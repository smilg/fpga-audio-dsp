==> flow/design.v <==
`timescale 1ns/1ps
`default_nettype none
module sram_interface(clk, rd_addr, rd_data, wr_ena, wr_addr, wr_data, mem_addr, data, w_en, o_en, c_en);
input wire clk;
input wire [18:0] rd_addr;
output logic [7:0] rd_data;
input wire [18:0] wr_addr;
input wire [7:0] wr_data;
input wire wr_ena;
output logic [18:0] mem_addr;
inout logic [7:0] data;
output logic o_en, w_en, c_en;     
assign data = wr_ena ? wr_data : 8'bz;
always_comb begin
    w_en = ~wr_ena;
    mem_addr = wr_ena ? wr_addr : rd_addr;
    o_en = 0;
    c_en = 0;
end
always_ff @(posedge clk) begin
    if(wr_ena) begin
        rd_data <= data;
    end
end
endmodule
[From RTL to reports: sram_interface]
Tool output for the design above, in the order of the flow.
Lines are those of the file above, counted from 1.
Operators: Yosys type, input widths -> output width; for muxes data width and select width s.
Cell names lack the library's common part.
A cell with - has no value.
Inputs
  design top: sram_interface
  clock: clk
  library: sky130hd
  timing corner: tt_025C_1v80

[After elaboration]
Yosys after proc, flatten, opt, wreduce and memory -nomap, before mapping. Enables and synchronous resets that opt folds into registers are not counted as muxes. Memory bits, and registers merged into a memory's read port (data or address), are not among the register bits. Print and check cells are not counted. Equal cells are merged and count once.
Word-level totals
  input port bits: 48
  bits in registers: 8
  output and inout bits: 38
  cells after elaboration: 4
Cells by class
  bitwise logic cells: 1
  multiplexer cells: 2
Operators by type and width (count)
  $mux 19: 1
  $mux 8: 1
  $not 1->1: 1

[Logic depth]
Longest topological path by Yosys (ltp), each cell counted once; first at word level (registers and memories cut), then after technology mapping (sequential cells cut; the memories' decode and read muxes count).
Depth
  word-level depth: 1
  ABC_AREA: 0
  depth in mapped cells: 2

[After synthesis]
The flow's flattened synthesis, as Yosys stat reports it; memories are mapped. The netlist is that of the ABC_AREA named above (0 if unset); the other value can give another one.
Synthesis totals
  sequential area: 240.2 um^2
  mapped flip-flops: 8
  cell area after synthesis: 630.6 um^2
  buffers: 12
  cells in the netlist: 41
Cells by type
  mux2_4: count 19, total area 285.274 um^2
  edfxtp_1: count 8, total area 240.23 um^2
  buf_4: count 10, total area 75.072 um^2
  buf_6: count 2, total area 22.522 um^2
  conb_1: count 1, total area 3.754 um^2
  inv_1: count 1, total area 3.754 um^2

[Worst setup path after synthesis]
Path of least setup slack by OpenSTA after synthesis, without wires, with an ideal clock, recovery checks aside; 20% of the period is set as input and as output delay. Where synthesis merged equal registers, the netlist keeps one of their names.
Path post-synthesis
  path type: input port to output port
  start: input port wr_ena
  end: output port mem_addr[0]
  time at the first pin: 0.154 ns
  setup slack: 0.001 ns
  arrival time: 0.615 ns
  input delay: 0.154 ns
  driving pins on the path: 2
  period: 0.77 ns
  path buffers: 1
  path delay: 0.461 ns
  external output delay: 0.154 ns
  synthesis period reached: 0.769 ns
"path delay" is the arrival time less input delay plus setup time.
A path that ends at an output port has no setup time.
"driving pins on the path": output pins that drive a net of the path, with the launching flip-flop's if there is one; two outputs of one cell count as two.
"synthesis period reached" is the clock period less the worst setup slack; recovery checks do not enter. This is arithmetic on one report: input and output delays are still those of the set period (20% each).
Between the ends stands the longest chain of elaborated cells between them, by number of cells; it is not shown to be the way that was timed. Of several equally long chains one is given.
Each line given opens the expression or statement behind the cell; cells for indexed reads and writes are added by Yosys, which also makes memories of some case tables.
Between the ends, post-synthesis
  cell sequence: buf_6 mux2_4
  cells in the longest elaborated chain: 1
  elaborated cells between the ends (all ways): 1
  source lines of those cells: 1
  classes of those cells: mux: 1
RTL lines, path post-synthesis
  from (decl): RTL line 9  | input wire wr_ena;
  $mux 19: RTL line 16  | mem_addr = wr_ena ? wr_addr : rd_addr;
  to (decl): RTL line 10  | output logic [18:0] mem_addr;

Add stored flow runs of sram_interface

sram_interface on sky130hd: 2 stored runs with different settings, listed in no order. Input and output delays are each 20% of the period that was set; the output load is 0.01 pF.

Flow files of entry A
==> flow/run.sh <==
#!/bin/bash
# the make line also repeats the synthesis and layout settings of config.mk as NAME=value (left out here)
make -C /OpenROAD-flow-scripts/flow DESIGN_CONFIG=/design/flow/config.mk WORK_HOME=/design/flow/orfs CLKGATE_MAP_FILE= finish
==> flow/config.mk <==
export PLATFORM = sky130hd
export DESIGN_NAME = sram_interface
export DESIGN_NICKNAME = sram_interface
export VERILOG_FILES = /design/flow/design.v
export SDC_FILE = /design/flow/constraint.sdc
export NUM_CORES = 4
export LEC_CHECK = 0
export ABC_AREA = 0
export CAP_MARGIN = 20
export CORE_MARGIN = 2
export CORE_UTILIZATION = 36
export CTS_CLUSTER_SIZE = 83
export GPL_TIMING_DRIVEN = 1
export MAX_ROUTING_LAYER = met4
export PLACE_DENSITY = 0.43
export SLEW_MARGIN = 30
export TNS_END_PERCENT = 15
==> flow/constraint.sdc <==
create_clock -name core_clock -period 0.712 [get_ports {clk}]
set_input_delay 0.1424 -clock core_clock [delete_from_list [all_inputs] [get_ports {clk}]]
set_output_delay 0.1424 -clock core_clock [all_outputs]
set_load 0.01 [all_outputs]

report of entry A: did not finish, route, RSZ-0074

Flow files of entry B
==> flow/run.sh <==
#!/bin/bash
# the make line also repeats the synthesis and layout settings of config.mk as NAME=value (left out here)
make -C /OpenROAD-flow-scripts/flow DESIGN_CONFIG=/design/flow/config.mk WORK_HOME=/design/flow/orfs CLKGATE_MAP_FILE= finish
==> flow/config.mk <==
export PLATFORM = sky130hd
export DESIGN_NAME = sram_interface
export DESIGN_NICKNAME = sram_interface
export VERILOG_FILES = /design/flow/design.v
export SDC_FILE = /design/flow/constraint.sdc
export NUM_CORES = 4
export LEC_CHECK = 0
export CAP_MARGIN = 0
export CELL_PAD_IN_SITES_GLOBAL_PLACEMENT = 0
export CORE_MARGIN = 7
export CORE_UTILIZATION = 27
export MAX_ROUTING_LAYER = met4
export MIN_ROUTING_LAYER = met2
export SLEW_MARGIN = 15
export TNS_END_PERCENT = 15
==> flow/constraint.sdc <==
create_clock -name core_clock -period 1.17 [get_ports {clk}]
set_input_delay 0.2340 -clock core_clock [delete_from_list [all_inputs] [get_ports {clk}]]
set_output_delay 0.2340 -clock core_clock [all_outputs]
set_load 0.01 [all_outputs]

report of entry B: did not finish, route, RSZ-0074
